==> flow/design.v <==
module gcd_controller#(parameter op_sz=8) 
                      ( input [op_sz-1:0] A,B,
                        input clk,rst,cmp,start,
                        input [op_sz-1:0] datapath_out,
                        output reg [2:0]ctrl,  
                        output reg [op_sz-1:0] res,
                        output reg done,
                        output reg [op_sz-1:0] A_reg,B_reg
                      );
  localparam start_s=0, check_eq=1,check_a=2,
              op_a =3,op_b=4 ,op_done =5;
       reg  [op_sz-1:0] A_next,B_next,res_next;  
       reg [2:0]ctrl_next;             
       reg [2:0] state_reg ,state_next ;
       reg done_next;
       always@(posedge clk)
       begin
         if(rst) begin
           state_reg <=start_s ;
           A_reg <= 0;
           B_reg <=0;
           ctrl<=0;
           res<=0;
           done<=0;                              
       end
     else begin
        state_reg <=state_next ;
           A_reg <= A_next;
           B_reg <=B_next;
           ctrl<=ctrl_next;
           res<=res_next;
           done<= done_next;                        
     end
     end
  always@(*)
  begin
  state_next= start_s ;
  A_next = A_reg;
  B_next = B_reg;
  ctrl_next=0;
  res_next=res;
  done_next=0;  
    case(state_reg)
     start_s :begin   
      if(start)begin
        state_next =check_eq; 
        ctrl_next =0;
        res_next=0;
         A_next = A;
         B_next = B;  
      end
    else begin 
       state_next =start_s; 
    end      
   end 
    check_eq: begin
          if(cmp)begin
            state_next = op_done;
            ctrl_next=4;
          end
        else begin
          state_next = check_a;
          ctrl_next=1;
        end
    end
    check_a : begin
         if(cmp)begin           
              state_next = op_a;
              ctrl_next=2;
              end
         else begin          
           state_next = op_b;
            ctrl_next=3;
         end
    end
    op_a: begin
      state_next =check_eq;
      ctrl_next =0;
      A_next = datapath_out;
           end
     op_b: begin
       state_next =check_eq;
       ctrl_next =0;
        B_next = datapath_out;
         end
    op_done: begin
       state_next =start_s; 
       done_next =1;
        res_next = datapath_out ;
    end   
 endcase 
  end
endmodule
From RTL to reports: gcd_controller. Tool output for the design above, in the order of the flow. Lines are those of the file above, counted from 1. Operators carry their Yosys type and port widths (W data, S select, Z words). Cell names lack the library's common part. A cell with - has no value.

Top: gcd_controller. Clock input: clk. Cell library: sky130hd. Library corner: tt_025C_1v80.

Word-level counts. Source: Yosys, flattened and elaborated, memories not mapped. Widths are those after wreduce. Registers that Yosys merges into a memory's read port (data or address) are not register bits. Print and check cells do not count. Equal cells are merged and count once.

The entry for register bits after elaboration reads 31. For input bits the number is 28. For output and inout bits the number is 28. The entry for cells after elaboration reads 34.

The entry for equality and inequality tests reads 6. For muxes and demuxes the number is 14. For reduce/logical cells the number is 8.

Operators with widths (count): $pmux W8 S2 (3); $mux W8 (3); $pmux W3 S4 (1); $mux W3 (3); $reduce_and A2 Y1 (3); $reduce_bool A2 Y1 (3); $eq A3 B2 Y1 const B (2); $eq A3 B3 Y1 const B (2); $pmux W3 S2 (1); $eq A3 B1 Y1 const B (1); $logic_not A3 Y1 (1); $mux W1 (3); $ne A2 B2 Y1 const B (1); $reduce_or A2 Y1 (1).

Logic depth. Yosys ltp: most cells in a row. Word level: on the elaborated netlist, between registers, memories and ports. Mapped: between sequential cells and ports; inverters and the memories' decode and read muxes count.

Under depth after elaboration stands 3. The figure for ABC_AREA is 0. Gate-level depth with buffers: 5. The figure for depth with buffers taken out is 3.

Mapped cells and area. Source: synth_stat.txt of the flow (Yosys; design flattened, memories mapped). It holds for the ABC_AREA given above (unset counts as 0); a run with the other value may have another netlist. Totals and module areas in this step are rounded.

Cells in the netlist: 126. Mapped area: 1330 um2. The figure for sequential part of the area is 681 um2. The entry for mapped flip-flops reads 34. Under buffers stands 9.

Cells by type: dfxtp_1 (count 34, total area 680.653 um2); mux2i_1 (count 17, total area 170.163 um2); nor2_1 (count 27, total area 101.347 um2); a211oi_1 (count 13, total area 97.594 um2); a32oi_1 (count 8, total area 70.067 um2); a211oi_2 (count 4, total area 50.048 um2); buf_6 (count 3, total area 33.782 um2); mux2_4 (count 2, total area 30.029 um2); nor2_2 (count 4, total area 25.024 um2); clkbuf_1 (count 5, total area 18.768 um2); nand2b_1 (count 3, total area 18.768 um2); buf_8 (count 1, total area 15.014 um2); inv_1 (count 2, total area 7.507 um2); nor2b_1 (count 1, total area 6.256 um2); a21oi_1 (count 1, total area 5.005 um2); nand2_1 (count 1, total area 3.754 um2).

Timing after synthesis. OpenSTA on the mapped netlist: ideal clock, no wires. The path of least setup slack (recovery checks aside). Input and output delay are each 20% of the period. Register names are those of the netlist, which keeps one name where synthesis merged equal registers.

Path kind: register to register. Start: reg state_reg. End: reg A_reg[5]. Under period stands 1530 ps. Under setup time stands 137 ps. For launch time at the first pin the number is 0 ps. Arrival: 1029 ps. The figure for required time is 1393 ps. Path slack: 364 ps. The entry for path delay reads 1166 ps. Stages on the path: 5. The figure for path buffers is 1. The entry for period reached after synthesis reads 1166 ps.

"path delay" is the arrival time less input delay plus setup time. "stages on the path": output pins that drive a net of the path, with the launching flip-flop's if there is one; two outputs of one cell count as two. "period reached after synthesis" is the clock period less the worst setup slack; recovery checks do not enter. This is arithmetic on one report: input and output delays are still those of the set period (20% each). Where an end lacks its bit number, it is one bit of the signal, or one of the new flip-flops if synthesis recoded a state register.

Path through: dfxtp_1 mux2_4 buf_8 nor2_2 a211oi_2.

Ends and longest elaborated chain, after synthesis: start, declared (line 14) `reg [2:0] state_reg ,state_next ;`; start, assigned (line 19) `state_reg <=start_s ;`; start, assigned (line 27) `state_reg <=state_next ;`; end, assigned (line 20) `A_reg <= 0;`; end, assigned (line 28) `A_reg <= A_next;`; end, declared (line 8) `output reg [op_sz-1:0] A_reg,B_reg`.

No chain of elaborated cells between the ends is given.

Timing after layout. Path of least setup slack in the final report of stored run 1 (OpenROAD, finished layout, wires in). Where an end is a register, its clock arrival counts in the times. The path's times are printed in steps of 10 ps; the period is the one set.

Path kind: register to register. Start: reg state_reg. End: reg B_reg[3]. Under period stands 865 ps. Under setup time stands 110 ps. For launch time at the first pin the number is 280 ps. Arrival: 1300 ps. The figure for required time is 1030 ps. Path slack: -270 ps. Stages on the path: 4. The figure for path buffers is 0.

Where an end lacks its bit number, it is one bit of the signal, or one of the new flip-flops if synthesis recoded a state register.

Path through: dfxtp_4 mux2_4 nor2_2 a211oi_2.

Ends and longest elaborated chain, after layout: start, declared (line 14) `reg [2:0] state_reg ,state_next ;`; start, assigned (line 19) `state_reg <=start_s ;`; start, assigned (line 27) `state_reg <=state_next ;`; end, assigned (line 21) `B_reg <=0;`; end, assigned (line 29) `B_reg <=B_next;`; end, declared (line 8) `output reg [op_sz-1:0] A_reg,B_reg`.

No chain of elaborated cells between the ends is given.

Appendix: measured runs

Settings and measured results of 2 stored flow runs for module gcd_controller (sky130hd), not sorted in any way. The constraints put input and output delay at 20% of the set period each and load the outputs with 0.01 pF. "clock period reached" = clock period - worst setup slack. The figure is calculated, with input and output delays left at 20% of the set period. "critical setup path time" means the part of the period allowed to the worst setup path (the constraints hold back 20% at inputs and 20% at outputs) less its slack; where the path has registers, the arrival times of their clocks count too. By "overall power" is meant OpenSTA's value without simulated activity: inputs other than the clock are taken to toggle once in ten clock periods, and the tool carries that through the logic. "critical setup path time" is known to 10 ps. Results are given in rounded form.

Files of stored run 1:
==> flow/run.sh <==
#!/bin/bash
# the make line also repeats the synthesis and layout settings of config.mk as NAME=value (left out here)
make -C /OpenROAD-flow-scripts/flow DESIGN_CONFIG=/design/flow/config.mk WORK_HOME=/design/flow/orfs CLKGATE_MAP_FILE= finish
==> flow/config.mk <==
export PLATFORM = sky130hd
export DESIGN_NAME = gcd_controller
export DESIGN_NICKNAME = gcd_controller
export VERILOG_FILES = /design/flow/design.v
export SDC_FILE = /design/flow/constraint.sdc
export NUM_CORES = 4
export LEC_CHECK = 0
export CAP_MARGIN = 25
export CORE_ASPECT_RATIO = 1.71
export CORE_MARGIN = 6
export CORE_UTILIZATION = 38
export CTS_CLUSTER_SIZE = 44
export GPL_TIMING_DRIVEN = 1
export MAX_ROUTING_LAYER = met5
export PLACE_DENSITY_LB_ADDON = 0.09
export SETUP_SLACK_MARGIN = 0.15
export SLEW_MARGIN = 20
export TNS_END_PERCENT = 10
==> flow/constraint.sdc <==
create_clock -name core_clock -period 0.865 [get_ports {clk}]
set_input_delay 0.1730 -clock core_clock [delete_from_list [all_inputs] [get_ports {clk}]]
set_output_delay 0.1730 -clock core_clock [all_outputs]
set_load 0.01 [all_outputs]

Results of stored run 1. The std-cell area (final layout) is 2,280 um2. The smallest hold slack comes to 354 ps. The netlist area reported by Yosys is 1,330 um2. The overall die area is 5,130 um2. The final design utilization is 69.6%. The clock period reached is 1,139 ps. The measured overall power is 0.00387 W. The critical setup path time is 1,140 ps. Critical path kind: register to register. The setup slack of the worst path reads -274 ps. The summed negative setup slack stands at -6,320 ps.

Files of stored run 2:
==> flow/run.sh <==
#!/bin/bash
# the make line also repeats the synthesis and layout settings of config.mk as NAME=value (left out here)
make -C /OpenROAD-flow-scripts/flow DESIGN_CONFIG=/design/flow/config.mk WORK_HOME=/design/flow/orfs CLKGATE_MAP_FILE= finish
==> flow/config.mk <==
export PLATFORM = sky130hd
export DESIGN_NAME = gcd_controller
export DESIGN_NICKNAME = gcd_controller
export VERILOG_FILES = /design/flow/design.v
export SDC_FILE = /design/flow/constraint.sdc
export NUM_CORES = 4
export LEC_CHECK = 0
export CAP_MARGIN = 20
export CORE_MARGIN = 2
export CORE_UTILIZATION = 40
export SETUP_SLACK_MARGIN = 0.17
export SLEW_MARGIN = 20
==> flow/constraint.sdc <==
create_clock -name core_clock -period 1.31 [get_ports {clk}]
set_input_delay 0.2620 -clock core_clock [delete_from_list [all_inputs] [get_ports {clk}]]
set_output_delay 0.2620 -clock core_clock [all_outputs]
set_load 0.01 [all_outputs]

Results of stored run 2. The std-cell area (final layout) is 2,060 um2. The smallest hold slack comes to 438 ps. The netlist area reported by Yosys is 1,330 um2. The overall die area is 3,810 um2. The final design utilization is 66.5%. The clock period reached is 1,129 ps. The measured overall power is 0.00226 W. The critical setup path time is 1,130 ps. Critical path kind: register to register. The setup slack of the worst path reads 181 ps. The summed negative setup slack stands at 0 ps.
